==> flow/design.v <==
module ctrl # (
    parameter VEC_ADDRW = 8,
    parameter MAT_ADDRW = 9,
    parameter VEC_SIZEW = VEC_ADDRW + 1,
    parameter MAT_SIZEW = MAT_ADDRW + 1
)(
    input  clk,
    input  rst,
    input  start,
    input  [VEC_ADDRW-1:0] vec_start_addr,
    input  [VEC_SIZEW-1:0] vec_num_words,
    input  [MAT_ADDRW-1:0] mat_start_addr,
    input  [MAT_SIZEW-1:0] mat_num_rows_per_olane,
    output [VEC_ADDRW-1:0] vec_raddr,
    output [MAT_ADDRW-1:0] mat_raddr,
    output accum_first,
    output accum_last,
    output ovalid,
    output busy
);
enum {IDLE, COMPUTE} state, next_state;
logic [VEC_ADDRW-1:0] vec_start_addr_r, vec_raddr_r;
logic [VEC_SIZEW-1:0] vec_num_words_r;
logic [MAT_ADDRW-1:0] mat_start_addr_r, mat_raddr_r;
logic [MAT_SIZEW-1:0] mat_num_rows_per_olane_r;
logic [VEC_SIZEW-1:0] vec_words_remaining;
logic [MAT_SIZEW-1:0] mat_rows_remaining;
logic [VEC_ADDRW-1:0] vec_addr_next;
logic [MAT_ADDRW-1:0] mat_addr_next;
logic [MAT_ADDRW-1:0] mat_row_start_addr;
logic ovalid_r, busy_r;
logic done;
logic accum_first_r [10:0];
logic accum_last_r [10:0];
logic ovalid_w, busy_w;
always_ff @(posedge clk) begin
    if (rst) begin
        vec_start_addr_r <= 0;
        vec_num_words_r <= 0;
        mat_start_addr_r <= 0;
        mat_num_rows_per_olane_r <= 0;
        vec_words_remaining <= 0;
        mat_rows_remaining <= 0;
        vec_addr_next <= 0;
        mat_addr_next <= 0;
        mat_row_start_addr <= 0;
        ovalid_r <= 0;
        busy_r <= 0;
        done <= 0;
        vec_raddr_r <= 0;
        mat_raddr_r <= 0;
        state <= IDLE;
        for (int i = 0; i < 11; i++) begin
            accum_first_r[i] <= 0;
            accum_last_r[i] <= 0;
        end
    end else begin
        state <= next_state;
        if (state == IDLE && start) begin
            vec_start_addr_r <= vec_start_addr;
            mat_start_addr_r <= mat_start_addr;
            vec_num_words_r <= vec_num_words;
            mat_num_rows_per_olane_r <= mat_num_rows_per_olane;
            vec_words_remaining <= vec_num_words;
            mat_rows_remaining <= mat_num_rows_per_olane;
            vec_addr_next <= vec_start_addr;
            mat_addr_next <= mat_start_addr;
            mat_row_start_addr <= mat_start_addr;
        end else if (state == COMPUTE) begin
            if (vec_words_remaining == 1) begin
                vec_words_remaining <= vec_num_words_r;
                vec_addr_next <= vec_start_addr_r;
                if (mat_rows_remaining == 1) begin
                    mat_rows_remaining <= mat_num_rows_per_olane_r;
                    mat_addr_next <= mat_start_addr_r;
                    mat_row_start_addr <= mat_start_addr_r;
                end else begin
                    mat_rows_remaining <= mat_rows_remaining - 1;
                    mat_addr_next <= mat_row_start_addr + vec_num_words_r;
                    mat_row_start_addr <= mat_row_start_addr + vec_num_words_r;
                end
            end else begin
                vec_words_remaining <= vec_words_remaining - 1;
                vec_addr_next <= vec_addr_next + 1;
                mat_addr_next <= mat_addr_next + 1;
            end
        end
        done <= (state == COMPUTE && vec_words_remaining == 1 && mat_rows_remaining == 1);
        vec_raddr_r <= vec_addr_next;
        mat_raddr_r <= mat_addr_next;
        ovalid_r <= ovalid_w;
        busy_r <= busy_w;
        if (state == COMPUTE) begin
            accum_first_r[0] <= (vec_words_remaining == vec_num_words_r);
            accum_last_r[0] <= (vec_words_remaining == 1);
        end else begin
            accum_first_r[0] <= 0;
            accum_last_r[0] <= 0;
        end
        for (int i = 1; i < 11; i++) begin
            accum_first_r[i] <= accum_first_r[i-1];
            accum_last_r[i] <= accum_last_r[i-1];
        end
    end
end
always_comb begin
    case(state)
        IDLE: next_state = start ? COMPUTE : IDLE;
        COMPUTE: next_state = done ? IDLE : COMPUTE;
        default: next_state = IDLE;
    endcase
end
always_comb begin
    ovalid_w = (state == COMPUTE);
    busy_w = (state == COMPUTE);
end
assign vec_raddr = vec_raddr_r;
assign mat_raddr = mat_raddr_r;
assign accum_first = accum_first_r[10];
assign accum_last = accum_last_r[10];
assign ovalid = ovalid_r;
assign busy = busy_r;
endmodule
# Tool chain data of ctrl
# The steps from the RTL of ctrl to its reports follow in flow order.
# Lines are those of the file above, counted from 1.
# Operators carry their Yosys type and port widths (W data, S select, Z words).
# Library cell names are shortened.
# A cell with -- has no value.
[setup] design="ctrl" clk_port="clk" cell_library="sky130hd" pvt_corner="tt_025C_1v80"

# After elaboration
# Source: Yosys, flattened and elaborated. Widths are those after wreduce. Registers that Yosys merges into a memory's read port (data or address) are not register bits. Print and check cells do not count. Equal cells are merged and count once.
[op_classes] logic=1 reduce_and_logical=8 add_sub_neg=5 muxes=20 eq_ne=4
[ops] cell="$mux W9" count=10
[ops] cell="$mux W10" count=4
[ops] cell="$eq A32 B1 Y1 const B" count=1
[ops] cell="$logic_not A32 Y1" count=1
[ops] cell="$mux W8" count=3
[ops] cell="$sub A10 B1 Y10 const B" count=1
[ops] cell="$eq A10 B1 Y1 const B" count=1
[ops] cell="$add A9 B1 Y9 const B" count=1
[ops] cell="$sub A9 B1 Y9 const B" count=1
[ops] cell="$eq A9 B1 Y1 const B" count=1
[ops] cell="$add A9 B9 Y9" count=1
[ops] cell="$eq A9 B9 Y1" count=1
[ops] cell="$add A8 B1 Y8 const B" count=1
[ops] cell="$reduce_bool A2 Y1" count=2
[ops] cell="$logic_and A1 B1 Y1" count=3
[ops] cell="$reduce_and A2 Y1" count=1
[ops] cell="$reduce_or A2 Y1" count=1
[ops] cell="$pmux W1 S2" count=1
[ops] cell="$mux W1" count=2
[ops] cell="$not A1 Y1" count=1
[bits] wordCells=74 input_bits=39 register_bits=154

# Logic depth
# Depth = most cells in a row (Yosys ltp): at word level without a register or memory, in the mapped netlist without a sequential cell, where the memories' decode and read muxes count.
[logic_depth] ltp_word=5 abc_area=0 mapped_depth=9 mapped_depth_nobuf=9

# Netlist
# Source: synth_stat.txt of the flow (Yosys; design flattened, memories mapped). It holds for the ABC_AREA given above (unset counts as 0); a run with the other value may have another netlist.
# The area totals of this step are shown rounded.
[by_type] type="dfxtp_1" count=124
[by_type] type="nand2_1" count=116
[by_type] type="a21oi_1" count=69
[by_type] type="nor2b_1" count=35
[by_type] type="o21ai_0" count=42
[by_type] type="nor2_1" count=49
[by_type] type="ha_1" count=14
[by_type] type="xnor2_1" count=17
[by_type] type="clkbuf_1" count=29
[by_type] type="a31oi_1" count=16
[by_type] type="nand3_1" count=18
[by_type] type="a311oi_1" count=9
[by_type] type="o211ai_1" count=10
[by_type] type="inv_1" count=18
[by_type] type="and3_1" count=8
[by_type] type="mux2i_1" count=5
[by_type] type="nor3_1" count=10
[by_type] type="a21boi_0" count=6
# Not listed: further types 51, cells in them 104.
[mapped] stdcells=699 yosys_area_um2=5760 flip_flops=124

# Timing after synthesis
# Source: OpenSTA report_checks on the synthesized netlist (no wires, ideal clock, input and output delay 20% of the period each), path of least setup slack; recovery checks are left aside. Register names are those of the netlist, which keeps one name where synthesis merged equal registers.
[synth_timing] kind="reg-to-reg" startpoint="register vec_num_words_r[0]" endpoint="register mat_addr_next[6]" arrival_time_ps=2262 slack_ps=523 launch_ps=0 setup_ps=74 tclk_ps=2860 path_stages=10 path_delay_ps=2336 required_time_ps=2786 period_less_setup_slack_ps=2337
# "path_delay_ps" is the arrival time less input delay plus setup time.
# "path_stages" counts driving pins, that of a launching flip-flop among them; a cell with two outputs on the path counts twice.
# "period_less_setup_slack_ps" is the clock period less the worst setup slack; recovery checks do not enter. This is arithmetic on one report: input and output delays are still those of the set period (20% each).
# The rows between start and end are the longest chain of elaborated cells between them; the timing report does not say that the signal goes this way. Where chains are equally long, one stands for them.
# A line is the first line of the expression or statement that the cell stems from. Yosys adds cells for indexed reads and writes and turns some case tables into memories.
# At most two assigning lines are given for a register; there are more.
[synth_between] path_cell_list="dfxtp_1 > ha_1 > inv_1 > fa_1 > nor2b_1 > o2111ai_1 > nand4_1 > or3b_2 > a311o_1 > a31oi_1" elab_chain_cells=5
[synth_lines] element="start: declaration" line_no=23 rtl="logic [VEC_SIZEW-1:0] vec_num_words_r;"
[synth_lines] element="start: assignment" line_no=39 rtl="vec_num_words_r <= 0;"
[synth_lines] element="start: assignment" line_no=62 rtl="vec_num_words_r <= vec_num_words;"
[synth_lines] element="$add A9 B9 Y9" line_no=79 rtl="mat_addr_next <= mat_row_start_addr + vec_num_words_r;"
[synth_lines] element="$mux W9" line_no=73 rtl="if (mat_rows_remaining == 1) begin"
[synth_lines] element="$mux W9" line_no=70 rtl="if (vec_words_remaining == 1) begin"
[synth_lines] element="$mux W9" line_no=69 rtl="end else if (state == COMPUTE) begin"
[synth_lines] element="$mux W9" line_no=59 rtl="if (state == IDLE && start) begin"
[synth_lines] element="end: assignment" line_no=67 rtl="mat_addr_next <= mat_start_addr;"
[synth_lines] element="end: assignment" line_no=75 rtl="mat_addr_next <= mat_start_addr_r;"
[synth_lines] element="end: declaration" line_no=29 rtl="logic [MAT_ADDRW-1:0] mat_addr_next;"

# Path in the finished layout
# From the final timing report of stored run 1: the path of least setup slack in the routed layout; clock arrival at registers is part of the times.
# The path's times are printed in steps of 10 ps; the period is the one set.
[layout_timing] kind="reg-to-reg" startpoint="register mat_row_start_addr[0]" endpoint="register mat_addr_next[6]" setup_ps=70 slack_ps=220 launch_ps=410 required_time_ps=2680 tclk_ps=2340 path_stages=10 arrival_time_ps=2450
# The rows between start and end are the longest chain of elaborated cells between them; the timing report does not say that the signal goes this way. Where chains are equally long, one stands for them.
# At most two assigning lines are given for a register; there are more.
[layout_between] path_cell_list="dfxtp_2 > ha_4 > inv_2 > fa_2 > nor2b_4 > o2111ai_4 > nand4_1 > or3b_4 > a311o_1 > a31oi_1" elab_chain_cells=5
[layout_lines] element="start: declaration" line_no=30 rtl="logic [MAT_ADDRW-1:0] mat_row_start_addr;"
[layout_lines] element="start: assignment" line_no=68 rtl="mat_row_start_addr <= mat_start_addr;"
[layout_lines] element="start: assignment" line_no=76 rtl="mat_row_start_addr <= mat_start_addr_r;"
[layout_lines] element="$add A9 B9 Y9" line_no=79 rtl="mat_addr_next <= mat_row_start_addr + vec_num_words_r;"
[layout_lines] element="$mux W9" line_no=73 rtl="if (mat_rows_remaining == 1) begin"
[layout_lines] element="$mux W9" line_no=70 rtl="if (vec_words_remaining == 1) begin"
[layout_lines] element="$mux W9" line_no=69 rtl="end else if (state == COMPUTE) begin"
[layout_lines] element="$mux W9" line_no=59 rtl="if (state == IDLE && start) begin"
[layout_lines] element="end: assignment" line_no=67 rtl="mat_addr_next <= mat_start_addr;"
[layout_lines] element="end: assignment" line_no=75 rtl="mat_addr_next <= mat_start_addr_r;"
[layout_lines] element="end: declaration" line_no=29 rtl="logic [MAT_ADDRW-1:0] mat_addr_next;"

Hand-over note for ctrl

Module ctrl, platform sky130hd: 2 stored runs of the flow (Yosys, OpenROAD) with differing settings, in no particular order. Input and output delays are each 20% of the period that was set; the output load is 0.01 pF.
By "achieved clock period" is meant the clock period of the run minus its worst setup slack. This is arithmetic on one report: input and output delays are still those of the set period (20% each).
"worst setup path time" means the part of the period allowed to the worst setup path (the constraints hold back 20% at inputs and 20% at outputs) less its slack; where the path has registers, the arrival times of their clocks count too.
By "power" is meant OpenSTA's value without simulated activity: inputs other than the clock are taken to toggle once in ten clock periods, and the tool carries that through the logic.
"worst setup path time" is known to 10 ps.
Values from the reports are rounded here.
[stored run 1] settings: period_ns=2.34, CORE_UTILIZATION=34, SETUP_SLACK_MARGIN=0.25, PLACE_DENSITY_LB_ADDON=0.21, HOLD_SLACK_MARGIN=0.02, CELL_PAD_IN_SITES_DETAIL_PLACEMENT=0, ABC_AREA=0, GPL_ROUTABILITY_DRIVEN=0, CTS_CLUSTER_SIZE=11, CTS_CLUSTER_DIAMETER=122, CAP_MARGIN=20, MIN_ROUTING_LAYER=met1, MAX_ROUTING_LAYER=met5, CORE_MARGIN=2, SLEW_MARGIN=20
[stored run 1] result: chip area after synthesis (Yosys) 5760 um^2, die area 18000 um^2, utilization 44.0 %, worst setup slack after layout 221 ps, worst hold slack 399 ps, power 5.86 mW, achieved clock period 2119 ps, worst setup path time 2120 ps, worst setup path kind reg-to-reg
[stored run 2] settings: period_ns=4.09, CORE_UTILIZATION=36, PLACE_DENSITY=0.89, CELL_PAD_IN_SITES_DETAIL_PLACEMENT=1, GPL_TIMING_DRIVEN=1, CTS_CLUSTER_SIZE=30, CTS_CLUSTER_DIAMETER=61, CAP_MARGIN=15, MAX_ROUTING_LAYER=met4, CORE_MARGIN=2, SLEW_MARGIN=20
[stored run 2] result: chip area after synthesis (Yosys) 5760 um^2, die area 17000 um^2, utilization 44.5 %, worst setup slack after layout 1060 ps, worst hold slack 441 ps, power 3.44 mW, achieved clock period 3034 ps, worst setup path time 3030 ps, worst setup path kind reg-to-reg

End of note.
