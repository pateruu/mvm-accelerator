==> flow/design.v <==
module accum # (
    parameter DATAW = 32,
    parameter ACCUMW = 32
)(
    input  clk,
    input  rst,
    input  signed [DATAW-1:0] data,
    input  ivalid,
    input  first,
    input  last,
    output signed [ACCUMW-1:0] result,
    output ovalid
);
logic signed [ACCUMW-1:0] accum_reg_r;
logic signed [DATAW-1:0] data_r;
logic ivalid_r, first_r, last_r;
logic signed [ACCUMW-1:0] add_result_r;
logic result_valid_r;
logic do_accumulate, do_reset, do_output;
always_ff @(posedge clk) begin
    if (rst) begin
        data_r <= 0;
        ivalid_r <= 0;
        first_r <= 0;
        last_r <= 0;
    end else begin
        data_r <= data;
        ivalid_r <= ivalid;
        first_r <= first;
        last_r <= last;
    end
end
always_comb begin
    do_accumulate = ivalid_r && !first_r;
    do_reset = ivalid_r && first_r;
    do_output = ivalid_r && last_r;
end
always_ff @(posedge clk) begin
    if (rst) begin
        accum_reg_r <= 0;
        add_result_r <= 0;
        result_valid_r <= 0;
    end else begin
        if (do_reset) begin
            accum_reg_r <= {{(ACCUMW-DATAW){data_r[DATAW-1]}}, data_r};
        end else if (do_accumulate) begin
            accum_reg_r <= accum_reg_r + {{(ACCUMW-DATAW){data_r[DATAW-1]}}, data_r};
        end
        if (do_reset) begin
            add_result_r <= {{(ACCUMW-DATAW){data_r[DATAW-1]}}, data_r};
        end else begin
            add_result_r <= accum_reg_r + {{(ACCUMW-DATAW){data_r[DATAW-1]}}, data_r};
        end
        result_valid_r <= do_output;
    end
end
assign result = add_result_r;
assign ovalid = result_valid_r;
endmodule
== From RTL to reports: accum ==
Tool output for the design above, in the order of the flow.
Line numbers count from 1 in the design file above.
Library cell names are shortened.
The mark n/a stands for no value.
Set-up
  top: accum
  clock input: clk
  library: sky130hd
  corner: tt_025C_1v80

== After elaboration ==
Source: Yosys, flattened and elaborated, memories not mapped. Widths are those after wreduce. Registers that Yosys merges into a memory's read port (data or address) are not register bits. Print and check cells do not count. Equal cells are merged and count once.
Cells by class
  add/sub/neg operators: 1
  multiply operators: 0
  div/mod/pow operators: 0
  magnitude comparators: 0
  equal/unequal tests: 0
  shift-type cells: 0
  multiplexer cells: 3
  bitwise logic cells: 0
  reductions and logical operators: 5
Operators by type and width (number)
  32-bit 2-to-1 mux: 3
  32-bit adder: 1
  1-bit logical AND: 3
  2-bit nonzero test: 1
  1-bit zero test: 1
Storage and ports
  register bits: 100
  latch bits: 0
  memory bits (writable): 0
  memory bits (read-only): 0
  word width x clocked read ports: 0
  memory cells: 0
  output and inout bits: 33

== Depth ==
Longest topological path by Yosys (ltp), each cell counted once; first at word level (registers and memories cut), then after technology mapping (sequential cells cut; the memories' decode and read muxes count).
Logic depth
  depth after elaboration: 4
  ABC_AREA: 0
  mapped depth: 10
  mapped depth without buffers: 10

== Synthesis result ==
Yosys stat after the flow's synthesis: flattened, memories mapped to cells. It holds for the ABC_AREA given above (unset counts as 0); a run with the other value may have another netlist.
Synthesis totals
  cell count: 604
  synthesis area: 5132.4 um^2
  sequential part of the area: 2001.9 um^2
  flip-flop cells: 100
  buffer cells: 31
Cells by type (number)
  dfxtp_1: 100
  ha_1: 31
  a21oi_1: 49
  nor2b_1: 37
  nor2_1: 57
  nand2_1: 52
  mux2i_1: 18
  a211oi_1: 23
  o21ai_0: 34
  xnor2_1: 13
  nand3_1: 22
  clkbuf_1: 24
  a21o_1: 10
  nor3_1: 13
  nand2b_1: 10
  and3_1: 9
  o21a_1: 7
  xor2_1: 6
Not listed: further types 41, cells in them 89.

== Worst setup path after synthesis ==
OpenSTA on the mapped netlist: ideal clock, no wires. The path of least setup slack (recovery checks aside). Input and output delay are each 20% of the period. Register names are those of the netlist, which keeps one name where synthesis merged equal registers.
Timing path after synthesis
  path kind: reg2reg
  start point: register accum_reg_r[0]
  end point: register accum_reg_r[20]
  period: 3.06 ns
  arrival time: 2.441 ns
  path slack: 0.482 ns
  delay of the path: 2.578 ns
  driving pins on the path: 11
  buffers on the path: 0
  synthesis period reached: 2.578 ns
"delay of the path" is the arrival time less input delay plus setup time.
"driving pins on the path": output pins that drive a net of the path, with the launching flip-flop's if there is one; two outputs of one cell count as two.
"synthesis period reached" is the clock period less the worst setup slack; recovery checks do not enter. This is arithmetic on one report: input and output delays are still those of the set period (20% each).
The rows between start and end are the longest chain of elaborated cells between them; the timing report does not say that the signal goes this way. Where chains are equally long, one stands for them.
Each line given opens the expression or statement behind the cell; cells for indexed reads and writes are added by Yosys, which also makes memories of some case tables.
At most two assigning lines are given for a register; there are more.
On the way, after synthesis
  cells stage by stage: dfxtp_1 ha_1 fa_1 a211oi_1 o211ai_1 a21oi_2 a21oi_1 or3_1 and3_1 a21oi_1 a211oi_1
  length of the longest elaborated chain: 3
  elaborated cells between the ends (all ways): 3
  those cells by class: 1 x add/sub; 2 x mux
Ends and longest elaborated chain, after synthesis
  start: declaration: RTL line 14  | logic signed [ACCUMW-1:0] accum_reg_r;
  start: assignment: RTL line 45  | accum_reg_r <= {{(ACCUMW-DATAW){data_r[DATAW-1]}}, data_r};
  start: assignment: RTL line 47  | accum_reg_r <= accum_reg_r + {{(ACCUMW-DATAW){data_r[DATAW-1]}}, data_r};
  32-bit adder: RTL line 47
  32-bit 2-to-1 mux: RTL line 46  | end else if (do_accumulate) begin
  32-bit 2-to-1 mux: RTL line 44  | if (do_reset) begin
  end: assignment: RTL line 45
  end: assignment: RTL line 47
  end: declaration: RTL line 14

== Timing after layout ==
Path of least setup slack in the final report of record 1 (OpenROAD, finished layout, wires in). Where an end is a register, its clock arrival counts in the times.
Timing path post-layout
  path kind: reg2reg
  start point: register data_r[0]
  end point: register accum_reg_r[18]
  period: 3.01 ns
  arrival time: 3.03 ns
  path slack: 0.25 ns
  driving pins on the path: 12
  buffers on the path: 1
The rows between start and end are the longest chain of elaborated cells between them; the timing report does not say that the signal goes this way. Where chains are equally long, one stands for them.
At most two assigning lines are given for a register; there are more.
On the way, post-layout
  cells stage by stage: dfxtp_1 ha_1 fa_2 a211oi_2 o211ai_1 a21oi_2 buf_4 a21o_1 a21boi_0 o21a_1 o31a_1 a211oi_2
  length of the longest elaborated chain: 3
  elaborated cells between the ends (all ways): 3
  those cells by class: 1 x add/sub; 2 x mux
Ends and longest elaborated chain, post-layout
  start: declaration: RTL line 15  | logic signed [DATAW-1:0] data_r;
  start: assignment: RTL line 22  | data_r <= 0;
  start: assignment: RTL line 27  | data_r <= data;
  32-bit adder: RTL line 47  | accum_reg_r <= accum_reg_r + {{(ACCUMW-DATAW){data_r[DATAW-1]}}, data_r};
  32-bit 2-to-1 mux: RTL line 46  | end else if (do_accumulate) begin
  32-bit 2-to-1 mux: RTL line 44  | if (do_reset) begin
  end: assignment: RTL line 45  | accum_reg_r <= {{(ACCUMW-DATAW){data_r[DATAW-1]}}, data_r};
  end: assignment: RTL line 47
  end: declaration: RTL line 14  | logic signed [ACCUMW-1:0] accum_reg_r;

Appendix: measured runs

Below are 2 stored runs of the flow (Yosys, OpenROAD; platform sky130hd) on accum, each with its settings and what was measured, unordered. Constraints: input delay and output delay 20% of the set period each, output load 0.01 pF.
"achieved clock period" = clock period - worst setup slack. The figure is calculated, with input and output delays left at 20% of the set period.
"worst setup path time": the worst setup path's part of the clock period (all of it between registers, 20% less for each end at a port) less its slack. A launch clock that arrives late makes it longer, a capture clock that arrives late makes it shorter.
"power": no workload was simulated; the value follows from the tool's default switching activity.
[record 1] settings: period_ns=3.01, CAP_MARGIN=20, CORE_MARGIN=2, CORE_UTILIZATION=40, SLEW_MARGIN=20
[record 1] result: chip area after synthesis (Yosys) 5132.4 um^2, die area 13753.4 um^2, standard-cell area of the final layout 6319.8 um^2, utilization 50.3%, worst setup slack after layout 0.249 ns, total negative slack 0.000 ns, worst hold slack 0.466 ns, power 0.00327 W, achieved clock period 2.761 ns, worst setup path time 2.76 ns, worst setup path kind reg2reg
[record 2] settings: period_ns=2.77, CORE_UTILIZATION=57, PLACE_DENSITY_LB_ADDON=0.29, SLEW_MARGIN=35, CAP_MARGIN=20, CORE_MARGIN=2
[record 2] result: chip area after synthesis (Yosys) 5132.4 um^2, die area 9779.2 um^2, standard-cell area of the final layout 6189.7 um^2, utilization 71.0%, worst setup slack after layout 0.093 ns, total negative slack 0.000 ns, worst hold slack 0.466 ns, power 0.00322 W, achieved clock period 2.677 ns, worst setup path time 2.68 ns, worst setup path kind reg2reg
